==> flow/design.v <==
module uart_rx #(parameter CLK_PER_BIT = 10417)		 
(
	input i_clk, 
	input i_serial_data,
	output o_dv,
	output reg [7:0] o_rx_byte
);
	localparam s_idle = 0;
	localparam s_rx_start = 1;
	localparam s_rx_data = 2;
	localparam s_stop = 3;
	localparam s_final = 4;
	reg [2:0] r_state = 0, r_next_state = 0;
	reg [$clog2(CLK_PER_BIT)-1 : 0] r_clk_counter = 0;
	reg [3:0] r_bit_counter = 0;
	always @(*) begin
		case(r_state)
			s_idle: 
				begin
					r_next_state = i_serial_data ? s_idle : s_rx_start;
				end
			s_rx_start: 
				begin
					r_next_state = (r_clk_counter == CLK_PER_BIT) ? s_rx_data : s_rx_start;
				end
			s_rx_data:
				begin
					r_next_state = (r_bit_counter == 8) ? s_stop : s_rx_data;
				end
			s_stop:
				begin
					r_next_state = (r_clk_counter == CLK_PER_BIT) ? s_final : s_stop;					
				end
			s_final:
				begin
					r_next_state = s_idle;
				end
			default: r_next_state = s_idle;
		endcase
	end
	reg [7:0] r_rx_byte = 0;
	reg r_dv;
	reg r_stop_state_correct = 0;       
	always @(posedge i_clk) begin
		r_state <= r_next_state;
		case(r_state)
		    s_idle:
		        begin
		            r_dv <= 0;
		        end
			s_rx_start: 
				begin
					if(r_clk_counter == CLK_PER_BIT)
						r_clk_counter <= 0;
					else
						r_clk_counter <= r_clk_counter + 1'b1;
				end
			s_rx_data:
				begin
					if(r_bit_counter < 8)
						begin
							if((r_clk_counter == (CLK_PER_BIT/2)) & (r_bit_counter == 0))
								begin
									r_rx_byte[r_bit_counter] <= i_serial_data;
									r_clk_counter <= 0;
									r_bit_counter <= r_bit_counter + 1;
								end
							else if((r_clk_counter == CLK_PER_BIT) & (r_bit_counter < 7))
								begin
									r_rx_byte[r_bit_counter] <= i_serial_data;
									r_clk_counter <= 0;
									r_bit_counter <= r_bit_counter + 1;
								end
							else if((r_clk_counter == (CLK_PER_BIT)) & (r_bit_counter == 7))
							     begin
							         r_clk_counter <= 0;
							         r_rx_byte[r_bit_counter] <= i_serial_data;
							         r_stop_state_correct <= 1;
							     end
							else if((r_stop_state_correct == 1) & (r_bit_counter == 7) & (r_clk_counter == CLK_PER_BIT/2))
							     begin
							         r_stop_state_correct <= 0;
							         r_bit_counter <= r_bit_counter + 1;
							         r_clk_counter <= 0;
							     end
							else
								begin
									r_clk_counter <= r_clk_counter + 1;
								end
						end
					else if(r_bit_counter == 8)
						begin
							r_bit_counter <= 0;
						end
				end
			s_stop:
				begin
                    if(r_clk_counter == (CLK_PER_BIT)) 
					   begin
					       r_clk_counter <= 0;		
					   end
					else
					   begin
						   r_clk_counter <= r_clk_counter + 1;
					   end
				end				
			s_final:
				begin
					r_dv <= 1'b1;
				end
		endcase
	end
	assign o_dv = r_dv;
	always @(posedge r_dv) begin
	   o_rx_byte <= r_rx_byte;
	   r_rx_byte <= 0;
	end
endmodule
### Reports on uart_rx

Tool output for the design above, in the order of the flow.
Lines are those of the file above, counted from 1.
Operators: Yosys type, input widths -> output width; for muxes data width and select width s.
Cell names lack the library's common part.
Not given: -

| inputs | value |
|---|---|
| design top | uart_rx |
| clock input | i_clk |
| cell library | sky130hd |
| timing corner | tt_025C_1v80 |

### Word-level counts

Yosys after proc, flatten, opt, wreduce and memory -nomap, before mapping. Memory bits, and registers merged into a memory's read port (data or address), are not among the register bits. Print and check cells are not counted.

| storage and ports | value |
|---|---|
| cells after elaboration | 58 |
| register bits after elaboration | 23 |
| input port bits | 2 |

| operators by class | value |
|---|---|
| $lt $le $gt $ge | 2 |
| equality and inequality tests | 11 |
| $add $sub $neg | 3 |
| muxes and demuxes | 21 |
| reductions and logical operators | 9 |
| bitwise logic cells | 7 |

Operators by type and width:

| operator | number |
|---|---|
| $mux 14 | 7 |
| $pmux 14 s3 | 1 |
| $add 14x1->14 const B | 2 |
| $mux 4 | 6 |
| $eq 14x13->1 const B | 1 |
| $eq 14x14->1 const B | 1 |
| $pmux 3 s4 | 1 |
| $reduce_bool 2->1 | 3 |
| $eq 3x2->1 const B | 2 |
| $and 1x1->1 | 5 |
| $reduce_and 5->1 | 1 |
| $add 4x1->4 const B | 1 |
| $ne 4x1->1 const B | 1 |
| $lt 4x3->1 const B | 1 |
| $eq 4x3->1 const B | 1 |
| $lt 4x4->1 const B | 1 |
| $eq 4x4->1 const B | 1 |
| $ne 4x4->1 const B | 1 |
| $logic_not 4->1 | 1 |
| $reduce_and 4->1 | 1 |
| $eq 3x1->1 const B | 1 |
| $eq 3x3->1 const B | 1 |
| $logic_not 3->1 | 1 |
| $reduce_bool 3->1 | 1 |
| $mux 3 | 1 |
| $mux 1 | 3 |
| $not 1->1 | 2 |
| $ne 2x2->1 const B | 1 |

Other operator kinds: 3; their cells: 3.

### Longest topological paths

Depth = most cells in a row (Yosys ltp): at word level without a register or memory, in the mapped netlist without a sequential cell, where the memories' decode and read muxes count.

| depth | value |
|---|---|
| depth in word-level cells | 9 |
| ABC_AREA | 0 |
| depth in mapped cells | 7 |

### Mapped cells and area

The flow's flattened synthesis, as Yosys stat reports it; memories are mapped. The netlist is that of the ABC_AREA named above (0 if unset); the other value can give another one.
Totals and module areas in this step are rounded.

| synthesis totals | value |
|---|---|
| cell area after synthesis | 1390 µm² |
| mapped flip-flops | 23 |
| cells in the netlist | 131 |
| area of sequential cells | 661 µm² |

Cells by type:

| type | number | area in all (µm²) |
|---|---|---|
| edfxtp_1 | 20 | 600.576 |
| nor2_1 | 19 | 71.318 |
| buf_4 | 9 | 67.565 |
| ha_1 | 5 | 62.56 |
| xnor2_1 | 7 | 61.309 |
| dfxtp_1 | 3 | 60.058 |
| xor2_1 | 6 | 52.55 |
| nor4_4 | 2 | 42.541 |
| and3_1 | 6 | 37.536 |
| nand2_1 | 8 | 30.029 |
| nand3_1 | 6 | 30.029 |
| inv_1 | 7 | 26.275 |
| nand4bb_1 | 2 | 22.522 |
| nor3_1 | 4 | 20.019 |
| nand4_1 | 3 | 18.768 |
| nand4bb_2 | 1 | 16.266 |
| a2111oi_2 | 1 | 15.014 |
| a21oi_1 | 3 | 15.014 |

Not listed: further types 15, cells in them 19.

### Timing after synthesis

Path of least setup slack by OpenSTA after synthesis, without wires, with an ideal clock, recovery checks aside; 20% of the period is set as input and as output delay. Where synthesis merged equal registers, the netlist keeps one of their names.

| timing after synthesis | value |
|---|---|
| path kind | reg-to-reg |
| start point | reg r_clk_counter[0] |
| end point | reg r_bit_counter[0] |
| delay of the path | 2.248 ns |
| driving pins on the path | 7 |
| clock period | 2.25 ns |
| setup time | 0.373 ns |
| setup slack | 0.003 ns |
| launch time at the first pin | 0.000 ns |
| arrival | 1.875 ns |
| synthesis period reached | 2.247 ns |

"delay of the path" is the arrival time less input delay plus setup time.
"driving pins on the path": output pins that drive a net of the path, with the launching flip-flop's if there is one; two outputs of one cell count as two.
"synthesis period reached" = period - worst setup slack (recovery checks aside). The figure is calculated, with input and output delays left at 20% of the set period.
The rows between start and end are the longest chain of elaborated cells between them; the timing report does not say that the signal goes this way. Where chains are equally long, one stands for them.
Each line given opens the expression or statement behind the cell; cells for indexed reads and writes are added by Yosys, which also makes memories of some case tables.
A register here has more assigning lines than the two given.
The path ends at the enable pin of a flip-flop; only ways to that pin are counted.

| between the ends, after synthesis | value |
|---|---|
| cells stage by stage | edfxtp_1 -> inv_1 -> ha_1 -> or4bb_1 -> nor4_4 -> a221oi_2 -> a2111oi_2 |
| cells in the longest elaborated chain | 4 |
| elaborated cells between the ends (all ways) | 9 |
| those cells by class | eq/ne (4); logic (4); reduce/logical (1) |

Ends and longest elaborated chain, after synthesis:

| item | RTL line | RTL |
|---|---|---|
| start, declared | 14 | `reg [$clog2(CLK_PER_BIT)-1 : 0] r_clk_counter = 0;` |
| start, assigned | 56 | `r_clk_counter <= r_clk_counter + 1'b1;` |
| start, assigned | 88 | `r_clk_counter <= r_clk_counter + 1;` |
| $eq 14x13->1 | 62 | `if((r_clk_counter == (CLK_PER_BIT/2)) & (r_bit_counter == 0))` |
| $and 1x1->1 | 62 |  |
| $ne 4x1->1 | - |  |
| $reduce_and 4->1 | - |  |
| end, assigned | 66 | `r_bit_counter <= r_bit_counter + 1;` |
| end, assigned | 72 | `r_bit_counter <= r_bit_counter + 1;` |
| end, declared | 15 | `reg [3:0] r_bit_counter = 0;` |

### Path in the finished layout

From the final timing report of run A: the path of least setup slack in the routed layout; clock arrival at registers is part of the times.

| timing after layout | value |
|---|---|
| path kind | reg-to-reg |
| start point | reg r_clk_counter[0] |
| end point | reg r_bit_counter[2] |
| arrival | 2.37 ns |
| setup slack | 0.46 ns |
| driving pins on the path | 7 |
| launch time at the first pin | 0.26 ns |
| setup time | 0.35 ns |
| clock period | 2.92 ns |

The rows between start and end are the longest chain of elaborated cells between them; the timing report does not say that the signal goes this way. Where chains are equally long, one stands for them.
A register here has more assigning lines than the two given.
The path ends at the enable pin of a flip-flop; only ways to that pin are counted.

| between the ends, after layout | value |
|---|---|
| cells stage by stage | edfxtp_1 -> inv_1 -> ha_1 -> or4bb_1 -> nor4_4 -> a221oi_2 -> a2111oi_2 |
| cells in the longest elaborated chain | 4 |
| elaborated cells between the ends (all ways) | 9 |
| those cells by class | eq/ne (4); logic (4); reduce/logical (1) |

Ends and longest elaborated chain, after layout:

| item | RTL line | RTL |
|---|---|---|
| start, declared | 14 | `reg [$clog2(CLK_PER_BIT)-1 : 0] r_clk_counter = 0;` |
| start, assigned | 56 | `r_clk_counter <= r_clk_counter + 1'b1;` |
| start, assigned | 88 | `r_clk_counter <= r_clk_counter + 1;` |
| $eq 14x13->1 | 62 | `if((r_clk_counter == (CLK_PER_BIT/2)) & (r_bit_counter == 0))` |
| $and 1x1->1 | 62 |  |
| $ne 4x1->1 | - |  |
| $reduce_and 4->1 | - |  |
| end, assigned | 66 | `r_bit_counter <= r_bit_counter + 1;` |
| end, assigned | 72 | `r_bit_counter <= r_bit_counter + 1;` |
| end, declared | 15 | `reg [3:0] r_bit_counter = 0;` |

Data sheet: physical implementation of uart_rx

Settings and measured results of 2 stored flow runs for module uart_rx (sky130hd), not sorted in any way. The constraints put input and output delay at 20% of the set period each and load the outputs with 0.01 pF.
"period reached" is the run's clock period less its worst setup slack. It is reckoned from that one timing run; input and output delays stay at 20% of the period that was set.
"critical setup path time" means the part of the period allowed to the worst setup path (the constraints hold back 20% at inputs and 20% at outputs) less its slack; where the path has registers, the arrival times of their clocks count too.
"power" rests on the timing tool's default activity at the inputs, not on a simulated workload.
The results are shown rounded.

## Run A

==> flow/run.sh <==
#!/bin/bash
# the make line also repeats the synthesis and layout settings of config.mk as NAME=value (left out here)
make -C /OpenROAD-flow-scripts/flow DESIGN_CONFIG=/design/flow/config.mk WORK_HOME=/design/flow/orfs CLKGATE_MAP_FILE= finish
==> flow/config.mk <==
export PLATFORM = sky130hd
export DESIGN_NAME = uart_rx
export DESIGN_NICKNAME = uart_rx
export VERILOG_FILES = /design/flow/design.v
export SDC_FILE = /design/flow/constraint.sdc
export NUM_CORES = 4
export LEC_CHECK = 0
export CAP_MARGIN = 0
export CELL_PAD_IN_SITES_GLOBAL_PLACEMENT = 0
export CORE_ASPECT_RATIO = 1.32
export CORE_MARGIN = 2
export CORE_UTILIZATION = 25
export CTS_CLUSTER_DIAMETER = 81
export GPL_TIMING_DRIVEN = 0
export MAX_ROUTING_LAYER = met4
export PLACE_DENSITY = 0.65
export SETUP_SLACK_MARGIN = 0.24
export SLEW_MARGIN = 20
export TNS_END_PERCENT = 55
==> flow/constraint.sdc <==
create_clock -name core_clock -period 2.92 [get_ports {i_clk}]
set_input_delay 0.5840 -clock core_clock [delete_from_list [all_inputs] [get_ports {i_clk}]]
set_output_delay 0.5840 -clock core_clock [all_outputs]
set_load 0.01 [all_outputs]

| result of run A | value |
|---|---|
| area of the synthesized netlist | 1390 µm² |
| critical setup path time | 2.46 ns |
| worst setup path kind | reg-to-reg |
| total die area | 6170 µm² |
| post-route utilization | 28.8 % |
| worst slack on setup checks | 0.461 ns |
| total negative slack on setup checks | 0.000 ns |
| period reached | 2.459 ns |
| standard-cell area after layout | 1570 µm² |
| power | 562 uW |
| smallest hold slack | 0.541 ns |

## Run B

==> flow/run.sh <==
#!/bin/bash
# the make line also repeats the synthesis and layout settings of config.mk as NAME=value (left out here)
make -C /OpenROAD-flow-scripts/flow DESIGN_CONFIG=/design/flow/config.mk WORK_HOME=/design/flow/orfs CLKGATE_MAP_FILE= finish
==> flow/config.mk <==
export PLATFORM = sky130hd
export DESIGN_NAME = uart_rx
export DESIGN_NICKNAME = uart_rx
export VERILOG_FILES = /design/flow/design.v
export SDC_FILE = /design/flow/constraint.sdc
export NUM_CORES = 4
export LEC_CHECK = 0
export CAP_MARGIN = 20
export CORE_MARGIN = 2
export CORE_UTILIZATION = 40
export SLEW_MARGIN = 20
==> flow/constraint.sdc <==
create_clock -name core_clock -period 3.79 [get_ports {i_clk}]
set_input_delay 0.7580 -clock core_clock [delete_from_list [all_inputs] [get_ports {i_clk}]]
set_output_delay 0.7580 -clock core_clock [all_outputs]
set_load 0.01 [all_outputs]

| result of run B | value |
|---|---|
| area of the synthesized netlist | 1390 µm² |
| critical setup path time | 2.45 ns |
| worst setup path kind | reg-to-reg |
| total die area | 3960 µm² |
| post-route utilization | 43.3 % |
| worst slack on setup checks | 1.34 ns |
| total negative slack on setup checks | 0.000 ns |
| period reached | 2.450 ns |
| standard-cell area after layout | 1450 µm² |
| power | 389 uW |
| smallest hold slack | 0.526 ns |
